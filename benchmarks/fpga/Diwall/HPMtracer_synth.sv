==> flow/design.v <==
(* DONT_TOUCH = 1 *)
module HPMtracer_synth(
    input logic                rst_h,
    input logic                clk_h,
    input logic [11:0]        csr_add,
    input logic [31:0]        csr_data,
    input logic [2:0][63:0]   HPM,
    output logic [2:0][63:0]   HPMout,
    input logic                 EndDetect,
    output logic                EnableDetect,
    input logic          [1:0]  target
    );
    bit          enableS1;
    bit         disableS1;
    assign enableS1 = (csr_add == 12'h320 )&&(csr_data ==32'h0000);
    assign disableS1 = (csr_add == 12'h320 )&&(csr_data ==32'hFFFFFFFF); 
   typedef enum logic [1:0] {M=2'b11, R=2'b01, W=2'b10} state;
   state next_state;
always_ff @(posedge clk_h, negedge rst_h) 
begin
  if(rst_h == 1'b0) begin
  EnableDetect=0;  
  HPMout <=0;
  next_state <= W;
  end
  else begin
            case(next_state)
             W: begin
                EnableDetect=0;  
                HPMout <=0;
                if(enableS1) 
                begin 
                   next_state=M;
                end
                else begin 
                   next_state=W;
                end
                end 
            M: begin
                if(disableS1) begin 
                    next_state=R;
                    EnableDetect=1;  
                    HPMout <=HPM;
                end
                else begin 
                 next_state =M;
                 EnableDetect=0;  
                 HPMout <=0;     
                end
                end 
            R: begin
                if(EndDetect) begin
                     EnableDetect =0;
                     HPMout <= 0;
                     next_state=W;
                end  
                else begin 
                        EnableDetect =0;
                        HPMout <= HPM;
                        next_state=R;
                end
            end
            default: next_state = W;         
            endcase
  end
end
endmodule : HPMtracer_synth
---- Step by step through the tools: HPMtracer_synth ----
Tool output for the design above, in the order of the flow.
Lines are those of the file above, counted from 1.
Operators: Yosys type, input widths -> output width; for muxes data width and select width s.
Cell names lack the library's common part.
Not given: n/a
inputs
  top ..................................... HPMtracer_synth
  clock ................................... clk_h
  cell library ............................ sky130hd
  timing corner ........................... tt_025C_1v80

---- Word level ----
Source: Yosys, flattened and elaborated, memories not mapped. Widths are those after wreduce. Registers that Yosys merges into a memory's read port (data or address) are not register bits. Print and check cells do not count. Equal cells are merged and count once.
storage and ports
  bits in registers ....................... 195
  word-level cells ........................ 23
  output and inout port bits .............. 193
  bits of input ports ..................... 241
operators by class
  equal/unequal tests ..................... 5
  muxes and demuxes ....................... 9
  reductions and logical operators ........ 6
operators by type and width
  kind                  number
  $pmux 192 s3          1
  $mux 192              2
  $eq 32x32->1 const B  1
  $logic_not 32->1      1
  $eq 12x10->1 const B  1
  $pmux 2 s3            1
  $eq 2x2->1 const B    2
  $mux 2                2
  $reduce_bool 3->1     1
  $logic_and 1x1->1     2
  $eq 2x1->1 const B    1
  $reduce_bool 2->1     1
  $reduce_or 2->1       1
  $pmux 1 s2            1
  $mux 1                2

---- Longest topological paths ----
Longest topological path by Yosys (ltp), each cell counted once; first at word level (registers and memories cut), then after technology mapping (sequential cells cut; the memories' decode and read muxes count).
logic depth
  depth after elaboration ................. 4
  ABC_AREA ................................ 1
  depth in mapped cells ................... 10
  depth with buffers taken out ............ 8

---- Netlist ----
The flow's flattened synthesis, as Yosys stat reports it; memories are mapped. The netlist is that of the ABC_AREA named above (0 if unset); the other value can give another one.
synthesis totals
  synthesis area .......................... 9340.2 um2
  mapped cells ............................ 1161
  flip-flops .............................. 196
  area of sequential cells ................ 4906.0 um2
  buffers ................................. 107
cell types
  cell      number  area in all (um2)
  dfrtp_1   195     4879.68
  nand3_1   580     2.9E+03
  nand2_1   231     867.082
  clkbuf_1  69      258.998
  nor2_1    34      127.622
  buf_2     20      100.096
  buf_4     7       52.55
  buf_1     11      41.29
  dfstp_2   1       26.275
  nor3_2    2       20.019
  nand4_1   2       12.512
  inv_1     3       11.261
  nor2_4    1       11.261
  nor3_1    2       10.01
  nor3b_1   1       7.507
  and2_0    1       6.256
  o21ai_0   1       5.005

---- Worst setup path after synthesis ----
Source: OpenSTA report_checks on the synthesized netlist (no wires, ideal clock, input and output delay 20% of the period each), path of least setup slack; recovery checks are left aside. Register names are those of the netlist, which keeps one name where synthesis merged equal registers.
timing after synthesis
  path type ............................... register -> register
  from .................................... register next_state
  to ...................................... register HPMout
  setup slack ............................. -14 ps
  delay of the path ....................... 1393 ps
  data required time ...................... 1311 ps
  time at the first pin ................... 0 ps
  buffers on the path ..................... 3
  clock period ............................ 1380 ps
  driving pins on the path ................ 7
  setup time .............................. 69 ps
  arrival ................................. 1324 ps
  synthesis period reached ................ 1394 ps
"delay of the path" is the arrival time less input delay plus setup time.
"driving pins on the path" counts driving pins, that of a launching flip-flop among them; a cell with two outputs on the path counts twice.
"synthesis period reached" = period - worst setup slack (recovery checks aside). The figure is calculated, with input and output delays left at 20% of the set period.
Where an end lacks its bit number, it is one bit of the signal, or one of the new flip-flops if synthesis recoded a state register.
The rows between start and end are the longest chain of elaborated cells between them; the timing report does not say that the signal goes this way. Where chains are equally long, one stands for them.
A line is the first line of the expression or statement that the cell stems from. Yosys adds cells for indexed reads and writes and turns some case tables into memories.
At most two assigning lines are given for a register; there are more.
on the way, after synthesis
  cells stage by stage .................... dfrtp_1 > buf_2 > nor3_2 > buf_2 > buf_1 > nand2_1 > nand3_1
  length of the longest elaborated chain .. 2
  elaborated cells on any way between the ends .. 5
  RTL lines with such cells ............... 1
  classes of those cells .................. eq/ne: 3; mux: 1; reduce/logical: 1
ends and longest elaborated chain, after synthesis
  element          line  text
  start, declared  18    state next_state;
  start, assigned  24    next_state <= W;
  start, assigned  33    next_state=M;
  $eq 2x1->1       27    case(next_state)
  $pmux 192 s3     27
  end, assigned    23    HPMout <=0;
  end, assigned    30    HPMout <=0;
  end, declared    8     output logic [2:0][63:0]   HPMout,

---- Worst path after layout ----
Path of least setup slack in the final report of run 1 (OpenROAD, finished layout, wires in). Where an end is a register, its clock arrival counts in the times.
The report prints the path's times to 10 ps; the period is as set.
timing post-layout
  path type ............................... register -> register
  from .................................... register next_state
  to ...................................... register HPMout
  data required time ...................... 1630 ps
  buffers on the path ..................... 2
  setup time .............................. 60 ps
  driving pins on the path ................ 6
  setup slack ............................. -100 ps
  time at the first pin ................... 440 ps
  clock period ............................ 1250 ps
  arrival ................................. 1730 ps
Where an end lacks its bit number, it is one bit of the signal, or one of the new flip-flops if synthesis recoded a state register.
The rows between start and end are the longest chain of elaborated cells between them; the timing report does not say that the signal goes this way. Where chains are equally long, one stands for them.
At most two assigning lines are given for a register; there are more.
on the way, post-layout
  cells stage by stage .................... dfrtp_4 > nor3_4 > buf_12 > buf_12 > nand2_1 > nand3_1
  length of the longest elaborated chain .. 2
  elaborated cells on any way between the ends .. 5
  RTL lines with such cells ............... 1
  classes of those cells .................. eq/ne: 3; mux: 1; reduce/logical: 1
ends and longest elaborated chain, post-layout
  element          line  text
  start, declared  18    state next_state;
  start, assigned  24    next_state <= W;
  start, assigned  33    next_state=M;
  $eq 2x1->1       27    case(next_state)
  $pmux 192 s3     27
  end, assigned    23    HPMout <=0;
  end, assigned    30    HPMout <=0;
  end, declared    8     output logic [2:0][63:0]   HPMout,

==> runs of HPMtracer_synth <==
Design HPMtracer_synth on sky130hd. What follows are 2 stored runs of the flow, each under its own settings; their order means nothing. The constraints put input and output delay at 20% of the set period each and load the outputs with 0.01 pF.
"clock period achieved" means the clock period less the worst setup slack. The figure is calculated, with input and output delays left at 20% of the set period.
"critical setup path time" = time allowed to the worst setup path (clock period - input delay - output delay, where it has them) - its slack; a late launch clock adds to it, a late capture clock takes from it.
"overall power" rests on the timing tool's default activity at the inputs, not on a simulated workload.
"critical setup path time" is known to 10 ps.

======== run 1 ========
==> flow/run.sh <==
#!/bin/bash
# the make line also repeats the synthesis and layout settings of config.mk as NAME=value (left out here)
make -C /OpenROAD-flow-scripts/flow DESIGN_CONFIG=/design/flow/config.mk WORK_HOME=/design/flow/orfs CLKGATE_MAP_FILE= finish
==> flow/config.mk <==
export PLATFORM = sky130hd
export DESIGN_NAME = HPMtracer_synth
export DESIGN_NICKNAME = HPMtracer_synth
export VERILOG_FILES = /design/flow/design.v
export SDC_FILE = /design/flow/constraint.sdc
export NUM_CORES = 4
export LEC_CHECK = 0
export ABC_AREA = 1
export CAP_MARGIN = 20
export CELL_PAD_IN_SITES_GLOBAL_PLACEMENT = 2
export CORE_ASPECT_RATIO = 1.74
export CORE_MARGIN = 2
export CORE_UTILIZATION = 35
export GPL_ROUTABILITY_DRIVEN = 1
export PLACE_DENSITY = 0.45
export SETUP_SLACK_MARGIN = 0.11
export SLEW_MARGIN = 35
==> flow/constraint.sdc <==
create_clock -name core_clock -period 1.25 [get_ports {clk_h}]
set_input_delay 0.2500 -clock core_clock [delete_from_list [all_inputs] [get_ports {clk_h}]]
set_output_delay 0.2500 -clock core_clock [all_outputs]
set_load 0.01 [all_outputs]

-------- measured, run 1 --------
  synthesized cell area ................... 9340.2 um2
  die footprint ........................... 28059.0 um2
  standard-cell area after layout ......... 15448.6 um2
  utilization ............................. 0.591
  worst slack on setup checks ............. -97 ps
  total negative setup slack .............. -9340 ps
  overall power ........................... 13.505 mW
  clock period achieved ................... 1347 ps
  critical setup path time ................ 1350 ps
  worst path kind ......................... register -> register

======== run 2 ========
==> flow/run.sh <==
#!/bin/bash
# the make line also repeats the synthesis and layout settings of config.mk as NAME=value (left out here)
make -C /OpenROAD-flow-scripts/flow DESIGN_CONFIG=/design/flow/config.mk WORK_HOME=/design/flow/orfs CLKGATE_MAP_FILE= finish
==> flow/config.mk <==
export PLATFORM = sky130hd
export DESIGN_NAME = HPMtracer_synth
export DESIGN_NICKNAME = HPMtracer_synth
export VERILOG_FILES = /design/flow/design.v
export SDC_FILE = /design/flow/constraint.sdc
export NUM_CORES = 4
export LEC_CHECK = 0
export ABC_AREA = 0
export CAP_MARGIN = 30
export CELL_PAD_IN_SITES_GLOBAL_PLACEMENT = 1
export CORE_MARGIN = 2
export CORE_UTILIZATION = 26
export GPL_ROUTABILITY_DRIVEN = 1
export GPL_TIMING_DRIVEN = 0
export MAX_ROUTING_LAYER = met5
export MIN_ROUTING_LAYER = met2
export PLACE_DENSITY_LB_ADDON = 0.27
export SETUP_SLACK_MARGIN = 0.32
export SLEW_MARGIN = 30
==> flow/constraint.sdc <==
create_clock -name core_clock -period 1.63 [get_ports {clk_h}]
set_input_delay 0.3260 -clock core_clock [delete_from_list [all_inputs] [get_ports {clk_h}]]
set_output_delay 0.3260 -clock core_clock [all_outputs]
set_load 0.01 [all_outputs]

-------- measured, run 2 --------
  synthesized cell area ................... 9261.4 um2
  die footprint ........................... 37146.8 um2
  standard-cell area after layout ......... 18537.8 um2
  utilization ............................. 0.525
  worst slack on setup checks ............. 97 ps
  total negative setup slack .............. 0 ps
  overall power ........................... 10.752 mW
  clock period achieved ................... 1533 ps
  critical setup path time ................ 1530 ps
  worst path kind ......................... register -> register
