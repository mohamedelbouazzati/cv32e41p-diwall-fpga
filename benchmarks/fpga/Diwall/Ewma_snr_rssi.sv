==> flow/design.v <==
module Ewma_rssi
    (
    input logic                 rst_h,
    input logic                clk_h,  
    input logic             EnableEwma,
    input logic   [31:0]           rssi, 
    output  logic    [31:0]    ewma_rssi, 
    output logic            endEwma,
    output logic            EnableDecision  
    );
typedef enum logic [1:0] {Monitor =2'b00, Ewma = 2'b01, Init = 2'b10} state;
 state next_state;
  logic   [31:0] state_rssi, state_rssi25, real_rssi, ewmaRSSI;
  assign ewma_rssi = ewmaRSSI;
  always_ff @(posedge clk_h, negedge rst_h) begin
    if(rst_h == 1'b0)  begin
    endEwma = 0; 
    ewmaRSSI =0;
    state_rssi = 0;
    real_rssi = 0;
    state_rssi25 =0;
    next_state = Init;
  end           
  else  begin 
  case(next_state) 
      Init : begin 
            if(EnableEwma) begin
             state_rssi[29:0] =rssi[30:1];
             state_rssi[30] = 1'b0;
             state_rssi[31]= rssi[31]; 
             state_rssi25[28:0] =rssi[30:2];
             state_rssi25[30:29] = 2'b00;
             state_rssi25[31]= rssi[31]; 
             endEwma = 1; 
             next_state = Monitor;
            end
      end
      Ewma: begin
          ewmaRSSI = real_rssi + state_rssi + state_rssi25;
          ewmaRSSI[31] = real_rssi[31]; 
          state_rssi[29:0] = ewmaRSSI[30:1];
          state_rssi [30] = 0;
          state_rssi[31] = ewmaRSSI[31];
          state_rssi25[28:0] =ewmaRSSI[30:2];
          state_rssi25[30:29] = 2'b00;
          state_rssi25[31]= ewmaRSSI[31];  
          endEwma = 1; 
          EnableDecision = 1; 
          next_state=Monitor;
      end
      Monitor : begin
      endEwma = 0;
      EnableDecision = 0; 
      if(EnableEwma) begin
        real_rssi[28:0]=rssi[30:2];
        real_rssi[30:29]=2'b00;
        real_rssi[31]=rssi[31];
        next_state=Ewma;
      end
      else next_state=Monitor;
      end
    default : next_state=Init;            
    endcase        
    end
  end
endmodule
# --- Tool chain data of Ewma_rssi ---
# What the tools print for Ewma_rssi, step after step.
# Line numbers count from 1 in the design file above.
# Operators: Yosys type, input widths -> output width; for muxes data width and select width s.
setup:
  top_module: "Ewma_rssi"
  clock: "clk_h"
  lib: "sky130hd"
  pvt_corner: "tt_025C_1v80"

# --- Elaborated design ---
# Counts by Yosys on the flattened word-level netlist (proc, flatten, opt, wreduce; memories kept). Register bits leave out memories and registers merged into their read ports (data or address). Print and check cells are left out. Cells with the same type and inputs are merged into one.
classes:
  addsub: 2
  n_mul: 0
  div: 0
  n_cmp: 0
  equal: 3
  shifts: 0
  n_mux: 13
  bitwise: 0
  reduce_and_logical: 8
ops:
  columns: ["op", "n"]
  rows:
  - ["$pmux 30 s2", 1]
  - ["$pmux 29 s2", 1]
  - ["$add 29x31->31", 1]
  - ["$add 31x31->31", 1]
  - ["$mux 30", 1]
  - ["$mux 29", 1]
  - ["$reduce_and 2->1", 4]
  - ["$pmux 2 s3", 1]
  - ["$reduce_bool 2->1", 2]
  - ["$pmux 2 s2", 1]
  - ["$pmux 1 s2", 2]
  - ["$reduce_bool 3->1", 1]
  - ["$pmux 1 s3", 1]
  - ["$mux 1", 3]
  - ["$eq 2x1->1 const B", 1]
  - ["$eq 2x2->1 const B", 1]
  - ["$ne 2x2->1 const B", 1]
  - ["$logic_not 2->1", 1]
  - ["$mux 2", 1]
word_totals:
  register_bits: 128
  latch_bits: 0
  ram_bits: 0
  mem_bits_ro: 0
  clocked_rd_ports_x_width: 0
  n_memories: 0
  in_bits: 35
  output_inout_bits: 34
  elab_cells: 34

# --- Depth ---
# Longest topological path by Yosys (ltp), each cell counted once; first at word level (registers and memories cut), then after technology mapping (sequential cells cut; the memories' decode and read muxes count).
logic_depth:
  depth_word: 3
  ABC_AREA: 0
  ltp_mapped: 13
  depth_no_buf: 13

# --- Mapped cells and area ---
# Source: synth_stat.txt of the flow (Yosys; design flattened, memories mapped). It holds for the ABC_AREA given above (unset counts as 0); a run with the other value may have another netlist.
# The area totals of this step are shown rounded.
by_type:
  columns: ["type", "n", "type_area_um2"]
  rows:
  - ["sky130_fd_sc_hd__dfrtp_1", 95, 2377.28]
  - ["sky130_fd_sc_hd__fa_1", 30, 600.576]
  - ["sky130_fd_sc_hd__mux2_2", 42, 472.954]
  - ["sky130_fd_sc_hd__ha_1", 29, 362.848]
  - ["sky130_fd_sc_hd__o21ai_0", 63, 315.302]
  - ["sky130_fd_sc_hd__a21oi_1", 47, 235.226]
  - ["sky130_fd_sc_hd__nand2_1", 61, 228.97]
  - ["sky130_fd_sc_hd__xnor2_1", 16, 140.134]
  - ["sky130_fd_sc_hd__nor2_1", 35, 131.376]
  - ["sky130_fd_sc_hd__mux2i_1", 10, 100.096]
  - ["sky130_fd_sc_hd__clkbuf_1", 25, 93.84]
  - ["sky130_fd_sc_hd__inv_1", 21, 78.826]
  - ["sky130_fd_sc_hd__o21a_1", 9, 67.565]
  - ["sky130_fd_sc_hd__and3_1", 9, 56.304]
  - ["sky130_fd_sc_hd__a21o_1", 6, 45.043]
  - ["sky130_fd_sc_hd__xor2_1", 5, 43.792]
  - ["sky130_fd_sc_hd__nor3_1", 7, 35.034]
  - ["sky130_fd_sc_hd__a31oi_1", 5, 31.28]
# Other cell types: 39; their cells: 73.
synth_totals:
  mapped_cells: 588
  yosys_area_mm2: 0.006037
  ff_cells: 97

# --- Worst setup path after synthesis ---
# OpenSTA on the mapped netlist: ideal clock, no wires. The path of least setup slack (recovery checks aside). Input and output delay are each 20% of the period. Register names are those of the netlist, which keeps one name where synthesis merged equal registers.
synth_timing:
  path_kind: "register to register"
  start: "register state_rssi25[3]"
  end: "register state_rssi25[26]"
  period_ns: 3.37
  arrival_time_ns: 2.847
  required_ns: 3.235
  slack_ns: 0.388
  delay_ns: 2.982
  path_stages: 10
  n_path_buf: 0
  period_less_setup_slack_ns: 2.982
# "delay_ns" = arrival - input delay + setup time.
# "path_stages": output pins that drive a net of the path, with the launching flip-flop's if there is one; two outputs of one cell count as two.
# "period_less_setup_slack_ns" is the clock period less the worst setup slack; recovery checks do not enter. This is arithmetic on one report: input and output delays are still those of the set period (20% each).
# Between the ends stands the longest chain of elaborated cells between them, by number of cells; it is not shown to be the way that was timed. Of several equally long chains one is given.
# A line is the first line of the expression or statement that the cell stems from. Yosys adds cells for indexed reads and writes and turns some case tables into memories.
# A register here has more assigning lines than the two given.
synth_between:
  path_cell_list: "sky130_fd_sc_hd__dfrtp_1 sky130_fd_sc_hd__fa_1 sky130_fd_sc_hd__ha_1 sky130_fd_sc_hd__a21o_1 sky130_fd_sc_hd__a21o_1 sky130_fd_sc_hd__or4_4 sky130_fd_sc_hd__a21bo_4 sky130_fd_sc_hd__a211o_1 sky130_fd_sc_hd__xnor2_1 sky130_fd_sc_hd__o22ai_1"
  elab_chain_len: 2
  cells_between: 2
synth_rtl:
  columns: ["item", "line_no", "source"]
  rows:
  - ["start: assignment", 31, "state_rssi25[28:0] =rssi[30:2];"]
  - ["start: assignment", 44, "state_rssi25[28:0] =ewmaRSSI[30:2];"]
  - ["$add 31x31->31", 39, "ewmaRSSI = real_rssi + state_rssi + state_rssi25;"]
  - ["$pmux 29 s2", 25, "case(next_state)"]
  - ["end: assignment", 31, null]
  - ["end: assignment", 44, null]

# --- Worst path after layout ---
# From the final timing report of job 1: the path of least setup slack in the routed layout; clock arrival at registers is part of the times.
layout_timing:
  path_kind: "register to register"
  start: "register real_rssi[4]"
  end: "register ewmaRSSI[20]"
  period_ns: 3.33
  arrival_time_ns: 3.30
  required_ns: 3.58
  slack_ns: 0.28
  path_stages: 10
  n_path_buf: 0
# Between the ends stands the longest chain of elaborated cells between them, by number of cells; it is not shown to be the way that was timed. Of several equally long chains one is given.
layout_between:
  path_cell_list: "sky130_fd_sc_hd__dfrtp_1 sky130_fd_sc_hd__fa_1 sky130_fd_sc_hd__ha_4 sky130_fd_sc_hd__a21o_1 sky130_fd_sc_hd__a21o_1 sky130_fd_sc_hd__or4_4 sky130_fd_sc_hd__a21bo_4 sky130_fd_sc_hd__a31oi_4 sky130_fd_sc_hd__xnor2_2 sky130_fd_sc_hd__mux2_4"
  elab_chain_len: 2
  cells_between: 2
layout_rtl:
  columns: ["item", "line_no", "source"]
  rows:
  - ["start: declaration", 13, "logic   [31:0] state_rssi, state_rssi25, real_rssi, ewmaRSSI;"]
  - ["start: assignment", 20, "real_rssi = 0;"]
  - ["start: assignment", 55, "real_rssi[28:0]=rssi[30:2];"]
  - ["$add 29x31->31", 39, "ewmaRSSI = real_rssi + state_rssi + state_rssi25;"]
  - ["$add 31x31->31", 39, null]
  - ["end: assignment", 18, "ewmaRSSI =0;"]
  - ["end: assignment", 39, null]
  - ["end: declaration", 13, null]

# Ewma_rssi through Yosys and OpenROAD on sky130hd: 2 stored runs, unordered, with their settings and measured results. The constraints put input and output delay at 20% of the set period each and load the outputs with 0.01 pF.
# "clock_period_reached_ns" = clock period - worst setup slack. The figure is calculated, with input and output delays left at 20% of the set period.
# By "worst_path_ns" is meant the share of the clock period that the worst setup path is allowed (20% is reserved at inputs, 20% at outputs), minus its slack. Clock arrival times at its registers enter into it.
# Values from the reports are rounded here.
runs:
  - name: "job 1"
    settings:
      period_ns: 3.33
      CORE_UTILIZATION: 42
      SETUP_SLACK_MARGIN: 0.57
      ABC_AREA: 0
      CTS_CLUSTER_DIAMETER: 348
      SLEW_MARGIN: 35
      CAP_MARGIN: 20
      CORE_MARGIN: 2
    results:
      synthesis_area_mm2: 0.006037
      setupTns_ns: 0.000
      worst_path_ns: 3.05
      critical_path_type: "register to register"
      dieArea_mm2: 0.01535
      fin_ws_ns: 0.277
      layout_utilization_pct: 56.0
      clock_period_reached_ns: 3.053
      post_route_stdcell_area_mm2: 0.007802
  - name: "job 2"
    settings:
      period_ns: 6.15
      CORE_UTILIZATION: 63
      SETUP_SLACK_MARGIN: 1.62
      PLACE_DENSITY_LB_ADDON: 0.1
      CELL_PAD_IN_SITES_GLOBAL_PLACEMENT: 1
      CELL_PAD_IN_SITES_DETAIL_PLACEMENT: 0
      TNS_END_PERCENT: 70
      GPL_TIMING_DRIVEN: 0
      CTS_CLUSTER_SIZE: 60
      CAP_MARGIN: 25
      MAX_ROUTING_LAYER: "met4"
      CORE_MARGIN: 2
      SLEW_MARGIN: 20
    outcome: "no final report: placement broke off with FLW-0024"
